==> flow/design.v <==
module RAM128x32
#(
  parameter Data_width = 32,   
            Addr_width = 7   
  )
  (   
    input wire clk,
    input wire we,
    input wire [(Addr_width-1):0] address,
    input wire [(Data_width-1):0] d,
    output wire [(Data_width-1):0] q
  );
  reg [Data_width - 1: 0] temp;
  reg [Data_width - 1: 0] ram [(Addr_width-1):0];
  assign q = we ? {Data_width{1'bz}} : ram[address];
  always @(posedge clk) begin
    if (we)
      ram[address] <= d;
  end
  always @(posedge clk) begin
    if (!we)
      temp <= ram[address];
  end
endmodule
### Step by step through the tools: RAM128x32

Tool output for the design above, in the order of the flow.
Lines are those of the file above, counted from 1.
Operators: Yosys type, input widths -> output width; for muxes data width and select width s.
Library cell names are shortened.
A cell with - has no value.

| design | value |
|---|---|
| top module | RAM128x32 |
| clock port | clk |
| standard-cell library | sky130hd |
| corner | tt_025C_1v80 |

### Word level

Yosys after proc, flatten, opt, wreduce and memory -nomap, before mapping. Enables and synchronous resets that opt folds into registers are not counted as muxes. Memory bits, and registers merged into a memory's read port (data or address), are not among the register bits. Print and check cells are not counted. Equal cells are merged and count once.
Yosys's memory passes give these memory sizes; they may raise the number of words (mostly to a power of two), join words into wider ones and drop unused or constant bits.

| storage and ports | value |
|---|---|
| output and inout port bits | 32 |
| memory cells | 1 |
| bits in writable memories | 224 |
| cells after elaboration | 5 |
| register bits after elaboration | 0 |

Memory list:

| memory | depth | width | rd ports | wr ports | RTL line | text |
|---|---|---|---|---|---|---|
| ram | 7 | 32 | 1 | 1 | 14 | `reg [Data_width - 1: 0] ram [(Addr_width-1):0];` |

| operators by class | value |
|---|---|
| mux-type cells | 4 |

Operator list:

| kind | number |
|---|---|
| $mux 32 | 2 |
| $mux 3 | 1 |
| $mux 1 | 1 |

### Depth

Yosys ltp: most cells in a row. Word level: on the elaborated netlist, between registers, memories and ports. Mapped: between sequential cells and ports; inverters and the memories' decode and read muxes count.

| logic depth | value |
|---|---|
| depth after elaboration | 1 |
| ABC_AREA | 0 |
| mapped depth | 6 |
| gate-level depth less buffers | 3 |

### Synthesis result

Yosys stat after the flow's synthesis: flattened, memories mapped to cells. It holds for the ABC_AREA given above (unset counts as 0); a run with the other value may have another netlist.
Totals and module areas in this step are rounded.

| mapped netlist | value |
|---|---|
| mapped area | 8,730 um^2 |
| cells in the netlist | 487 |
| flip-flops | 224 |
| sequential part of the area | 6,730 um^2 |
| buffer cells | 29 |

Cells by type:

| cell | number |
|---|---|
| edfxtp_1 | 224 |
| mux2i_1 | 87 |
| a21o_1 | 24 |
| o22ai_1 | 24 |
| nand2_1 | 28 |
| buf_6 | 9 |
| o21ai_1 | 18 |
| buf_4 | 7 |
| o221ai_2 | 3 |
| a32oi_1 | 4 |
| o21ai_0 | 7 |
| clkbuf_1 | 8 |
| nand3b_1 | 4 |
| o21a_1 | 4 |
| a211o_1 | 3 |
| mux4_1 | 1 |
| buf_2 | 5 |
| nand2b_1 | 4 |

Not listed: further types 12, cells in them 23.

### Worst setup path after synthesis

OpenSTA on the mapped netlist: ideal clock, no wires. The path of least setup slack (recovery checks aside). Input and output delay are each 20% of the period. Register names are those of the netlist, which keeps one name where synthesis merged equal registers.

| path after synthesis | value |
|---|---|
| path kind | in2reg |
| start point | in address[1] |
| end point | mem ram[6][0] |
| path slack | 1.362 ns |
| input delay | 0.924 ns |
| delay of the path | 2.334 ns |
| stages on the path | 4 |
| period | 4.62 ns |
| arrival time | 2.837 ns |
| data required time | 4.199 ns |
| path buffers | 2 |
| launch time at the first pin | 0.924 ns |
| period reached after synthesis | 3.258 ns |

"delay of the path" is the arrival time less input delay plus setup time.
"stages on the path" counts driving pins, that of a launching flip-flop among them; a cell with two outputs on the path counts twice.
"period reached after synthesis" is the clock period less the worst setup slack; recovery checks do not enter. This is arithmetic on one report: input and output delays are still those of the set period (20% each).
The rows between start and end are the longest chain of elaborated cells between them; the timing report does not say that the signal goes this way. Where chains are equally long, one stands for them.
Each line given opens the expression or statement behind the cell; cells for indexed reads and writes are added by Yosys, which also makes memories of some case tables.

| between the ends, after synthesis | value |
|---|---|
| cell sequence | buf_4 > clkbuf_1 > nand2_1 > nor2_1 |
| length of the longest elaborated chain | 1 |
| elaborated cells on any way between the ends | 1 |
| RTL lines with such cells | 1 |

RTL lines, path after synthesis:

| element | RTL line | text |
|---|---|---|
| start, declared | 9 | `input wire [(Addr_width-1):0] address,` |
| $mux 3 | 17 | `if (we)` |
| end, declared | 14 | `reg [Data_width - 1: 0] ram [(Addr_width-1):0];` |

### Path in the finished layout

From the final timing report of run 1: the path of least setup slack in the routed layout; clock arrival at registers is part of the times.

| path post-layout | value |
|---|---|
| path kind | in2out |
| start point | in address[1] |
| end point | out q[19] |
| period | 2.75 ns |
| external output delay | 0.55 ns |
| input delay | 0.55 ns |
| stages on the path | 6 |
| launch time at the first pin | 0.55 ns |
| path buffers | 3 |
| data required time | 2.20 ns |
| path slack | 0.05 ns |
| arrival time | 2.15 ns |

The rows between start and end are the longest chain of elaborated cells between them; the timing report does not say that the signal goes this way. Where chains are equally long, one stands for them.
The chain passes a memory read, where the word-level depth is cut; so it can be longer than that depth.

| between the ends, post-layout | value |
|---|---|
| cell sequence | buf_2 > nand2b_1 > buf_4 > o22ai_2 > a21o_1 > clkdlybuf4s50_1 |
| length of the longest elaborated chain | 2 |
| elaborated cells on any way between the ends | 2 |
| RTL lines with such cells | 2 |

RTL lines, path post-layout:

| element | RTL line | text |
|---|---|---|
| start, declared | 9 | `input wire [(Addr_width-1):0] address,` |
| $mem_v2 7x32 | 14 | `reg [Data_width - 1: 0] ram [(Addr_width-1):0];` |
| $mux 32 | 15 | `assign q = we ? {Data_width{1'bz}} : ram[address];` |
| end, declared | 11 | `output wire [(Data_width-1):0] q` |

Measured data: module RAM128x32, platform sky130hd, 2 stored runs of the flow under differing settings, order arbitrary. Input and output delays are each 20% of the period that was set; the output load is 0.01 pF.
By "worst setup path time" is meant the share of the clock period that the worst setup path is allowed (20% is reserved at inputs, 20% at outputs), minus its slack. Clock arrival times at its registers enter into it.
Values from the reports are rounded here.
Settings: . = not set for that run.
A result given as . is not shown for that run.

| stored run | period_ns | CORE_UTILIZATION | PLACE_DENSITY_LB_ADDON | HOLD_SLACK_MARGIN | TNS_END_PERCENT | GPL_ROUTABILITY_DRIVEN | SLEW_MARGIN | CAP_MARGIN | CORE_MARGIN | CELL_PAD_IN_SITES_DETAIL_PLACEMENT | ABC_AREA | GPL_TIMING_DRIVEN | cell area after synthesis (um^2) | area inside the die boundary (um^2) | standard-cell area of the final layout (um^2) | worst setup slack after layout (ns) | sum of negative setup slack (ns) | worst hold slack in the final report (ns) | worst setup path time (ns) | worst path kind |
|---|---|---|---|---|---|---|---|---|---|---|---|---|---|---|---|---|---|---|---|---|
| run 1 | 2.75 | 68 | 0.25 | -0.02 | 100 | 1 | 30 | 20 | 2 | . | . | . | 8,730 | 13,800 | 10,400 | 0.048 | 0.000 | 0.759 | 1.60 | in2out |
| run 2 | 4.53 | 70 | . | . | . | 0 | 35 | 10 | 9 | 2 | 0 | 1 | . | . | . | . | . | . | . | . |

Run 2: incomplete, placement halted on DPL-0033
