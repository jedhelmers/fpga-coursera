==> flow/design.v <==
module FIFO8x9(
  input clk, rst,
  input RdPtrClr, WrPtrClr,
  input RdInc, WrInc,
  input [8:0] DataIn,
  output [8:0] DataOut,
  input rden, wren
	);
	reg [8:0] fifo_array[255:0];
	reg [7:0] wrptr, rdptr;
	wire [7:0] wr_cnt, rd_cnt;
  reg[8:0]mem1;
  always@(posedge clk)
  begin
    if(rst) mem1 <=9'b000000000;
    if(RdPtrClr) rdptr <= 0;
    if(WrPtrClr) wrptr <= 0;
    if(wren)
    begin
      fifo_array[wrptr] <= DataIn;
      wrptr = wrptr + WrInc;
    end
    if(rden)
    begin
      mem1 <=fifo_array[rdptr];
      rdptr <=rdptr + RdInc;
    end
    else
      mem1 <=9'bzzzzzzzzz;
  end
  assign DataOut = mem1;
  assign wr_cnt = wrptr;
  assign rd_cnt = rdptr;
endmodule
# --- Reports on FIFO8x9 ---
# The steps from the RTL of FIFO8x9 to its reports follow in flow order.
# Lines are those of the file above, counted from 1.
design:
  top: "FIFO8x9"
  clock_port: "clk"
  cell_library: "sky130hd"
  lib_corner: "tt_025C_1v80"

# --- After elaboration ---
# Counts by Yosys on the flattened word-level netlist (proc, flatten, opt, wreduce; memories kept). Print and check cells are left out. Cells with the same type and inputs are merged into one.
# Memory sizes are those after Yosys's memory passes, which may raise the word count (mostly to a power of two), join words into wider ones and drop unused or constant bits.
op_classes:
  muxes: 7
  n_reduce_logical: 1
  n_addsub: 2
ops:
  columns: ["cell", "count"]
  rows:
  - ["8-bit 2-to-1 mux", 4]
  - ["9-bit 2-to-1 mux", 2]
  - ["8-bit by 1-bit adder with 8-bit output", 2]
  - ["2-bit nonzero test", 1]
  - ["1-bit 2-to-1 mux", 1]
bits:
  clocked_rd_ports_x_width: 9
  n_memories: 1
  elab_cells: 14
  ram_bits: 2304
  regBits: 25
  in_bits: 17
  out_inout_bits: 9
memory_table:
  columns: ["memory", "size", "word_bits", "rd", "wr", "line_no", "rtl"]
  rows:
  - ["fifo_array", 256, 9, 1, 1, 9, "reg [8:0] fifo_array[255:0];"]

# --- Longest topological paths ---
# Yosys ltp: most cells in a row. Word level: on the elaborated netlist, between registers, memories and ports. Mapped: between sequential cells and ports; inverters and the memories' decode and read muxes count.
depth:
  word_depth: 3
  ABC_AREA: 0
  ltp_mapped: 13
  ltp_nobuf: 6

# --- After synthesis ---
# Source: synth_stat.txt of the flow (Yosys; design flattened, memories mapped). It holds for the ABC_AREA given above (unset counts as 0); a run with the other value may have another netlist.
# Totals and module areas in this step are rounded.
mapped:
  ff_cells: 2337
  synth_area_mm2: 0.0905
  cells: 4200
  sequential_area_mm2: 0.07
by_type:
  columns: ["cell_type", "count"]
  rows:
  - ["sky130_fd_sc_hd__edfxtp_1", 2320]
  - ["sky130_fd_sc_hd__mux4_2", 528]
  - ["sky130_fd_sc_hd__mux2i_1", 144]
  - ["sky130_fd_sc_hd__nor2_1", 288]
  - ["sky130_fd_sc_hd__a22oi_1", 80]
  - ["sky130_fd_sc_hd__o221ai_1", 48]
  - ["sky130_fd_sc_hd__a221oi_1", 46]
  - ["sky130_fd_sc_hd__buf_6", 33]
  - ["sky130_fd_sc_hd__clkbuf_1", 99]
  - ["sky130_fd_sc_hd__a21oi_1", 74]
  - ["sky130_fd_sc_hd__dfxtp_1", 17]
  - ["sky130_fd_sc_hd__buf_2", 63]
  - ["sky130_fd_sc_hd__a22o_1", 29]
  - ["sky130_fd_sc_hd__buf_4", 33]
  - ["sky130_fd_sc_hd__o22ai_1", 38]
  - ["sky130_fd_sc_hd__buf_12", 11]
  - ["sky130_fd_sc_hd__mux2_2", 18]
  - ["sky130_fd_sc_hd__nand3_1", 37]
# Other cell types: 46; their cells: 294.

# --- Worst setup path after synthesis ---
# Path of least setup slack by OpenSTA after synthesis, without wires, with an ideal clock, recovery checks aside; 20% of the period is set as input and as output delay. Where synthesis merged equal registers, the netlist keeps one of their names.
synth_path:
  path_type: "reg2reg"
  from: "register (name not given)"
  to: "register mem1[3]"
  path_delay_ns: 2.419
  setup_slack_ns: 0.822
  launch_ns: 0.000
  path_buffers: 3
  arrival_ns: 2.300
  required_ns: 3.121
  clock_period_ns: 3.24
  stages: 9
  period_less_setup_slack_ns: 2.418
# "path_delay_ns" is the arrival time less input delay plus setup time.
# "stages": output pins that drive a net of the path, with the launching flip-flop's if there is one; two outputs of one cell count as two.
# "period_less_setup_slack_ns" is the clock period less the worst setup slack; recovery checks do not enter. This is arithmetic on one report: input and output delays are still those of the set period (20% each).
# A register here has more assigning lines than the two given.
synth_via:
  path_cell_list: "sky130_fd_sc_hd__dfxtp_1 sky130_fd_sc_hd__buf_6 sky130_fd_sc_hd__buf_12 sky130_fd_sc_hd__buf_2 sky130_fd_sc_hd__mux4_2 sky130_fd_sc_hd__mux4_2 sky130_fd_sc_hd__a21oi_1 sky130_fd_sc_hd__o21ai_0 sky130_fd_sc_hd__o221a_1"
synth_lines:
  columns: ["element", "line_no", "rtl"]
  rows:
  - ["end, assigned", 15, "if(rst) mem1 <=9'b000000000;"]
  - ["end, assigned", 25, "mem1 <=fifo_array[rdptr];"]
  - ["end, declared", 12, "reg[8:0]mem1;"]
# Chain of elaborated cells between the ends: none given.

# --- Path in the finished layout ---
# Path of least setup slack in the final report of run 1 (OpenROAD, finished layout, wires in). Where an end is a register, its clock arrival counts in the times.
layout_path:
  path_type: "reg2reg"
  from: "register (name not given)"
  to: "register mem1[7]"
  launch_ns: 0.82
  setup_slack_ns: -0.10
  clock_period_ns: 4.09
  arrival_ns: 4.88
  required_ns: 4.78
  path_buffers: 4
  stages: 10
# A register here has more assigning lines than the two given.
layout_via:
  path_cell_list: "sky130_fd_sc_hd__dfxtp_2 sky130_fd_sc_hd__buf_4 sky130_fd_sc_hd__inv_1 sky130_fd_sc_hd__clkbuf_2 sky130_fd_sc_hd__buf_16 sky130_fd_sc_hd__clkbuf_2 sky130_fd_sc_hd__a221oi_2 sky130_fd_sc_hd__o21ai_0 sky130_fd_sc_hd__o211ai_1 sky130_fd_sc_hd__a311oi_4"
layout_lines:
  columns: ["element", "line_no", "rtl"]
  rows:
  - ["end, assigned", 15, "if(rst) mem1 <=9'b000000000;"]
  - ["end, assigned", 25, "mem1 <=fifo_array[rdptr];"]
  - ["end, declared", 12, "reg[8:0]mem1;"]
# Chain of elaborated cells between the ends: none given.

# Record of 2 stored runs of the RTL-to-layout flow on FIFO8x9, platform sky130hd. The runs are unordered. Constraints: input delay and output delay 20% of the set period each, output load 0.01 pF.
# By "achievedPeriod_ns" is meant the clock period of the run minus its worst setup slack. This is arithmetic on one report: input and output delays are still those of the set period (20% each).
# "timing.worst_path_ns" is the time allowed to the run's worst setup path (the clock period less input and output delay, where it has them) less its slack. Clock arrival times count: a late capture clock shortens it, a late launch clock lengthens it.
# "design_power_uw": no workload was simulated; the value follows from the tool's default switching activity.
# Results are given in rounded form.
runs:
  - name: "run 1"
    settings:
      period_ns: 4.09
      CORE_UTILIZATION: 19
      PLACE_DENSITY_LB_ADDON: 0.29
      GPL_TIMING_DRIVEN: 0
      CAP_MARGIN: 5
      SLEW_MARGIN: 15
      MIN_ROUTING_LAYER: "met1"
      MAX_ROUTING_LAYER: "met5"
      CORE_MARGIN: 2
    results:
      final_cell_area_mm2: 0.109
      timing.worst_path_ns: 4.19
      worstPathKind: "reg2reg"
      total_die_area_mm2: 0.482
      setupTns_ns: -1.06
      design_power_uw: 56500
      setup_ws_ns: -0.102
      synthArea_mm2: 0.0905
      finalUtil_pct: 22.9
      hold_worst_slack_ns: 0.320
      achievedPeriod_ns: 4.192
  - name: "run 2"
    settings:
      period_ns: 3.47
      CORE_UTILIZATION: 40
      PLACE_DENSITY: 0.73
      HOLD_SLACK_MARGIN: 0.18
      CORE_ASPECT_RATIO: 0.72
      TNS_END_PERCENT: 85
      ABC_AREA: 1
      CTS_CLUSTER_SIZE: 31
      CTS_CLUSTER_DIAMETER: 373
      CAP_MARGIN: 20
      CORE_MARGIN: 2
      SLEW_MARGIN: 20
    results:
      final_cell_area_mm2: 0.103
      timing.worst_path_ns: 3.04
      worstPathKind: "reg2reg"
      total_die_area_mm2: 0.24
      setupTns_ns: 0.000
      design_power_uw: 51800
      setup_ws_ns: 0.428
      synthArea_mm2: 0.0945
      finalUtil_pct: 43.8
      hold_worst_slack_ns: 0.357
      achievedPeriod_ns: 3.042
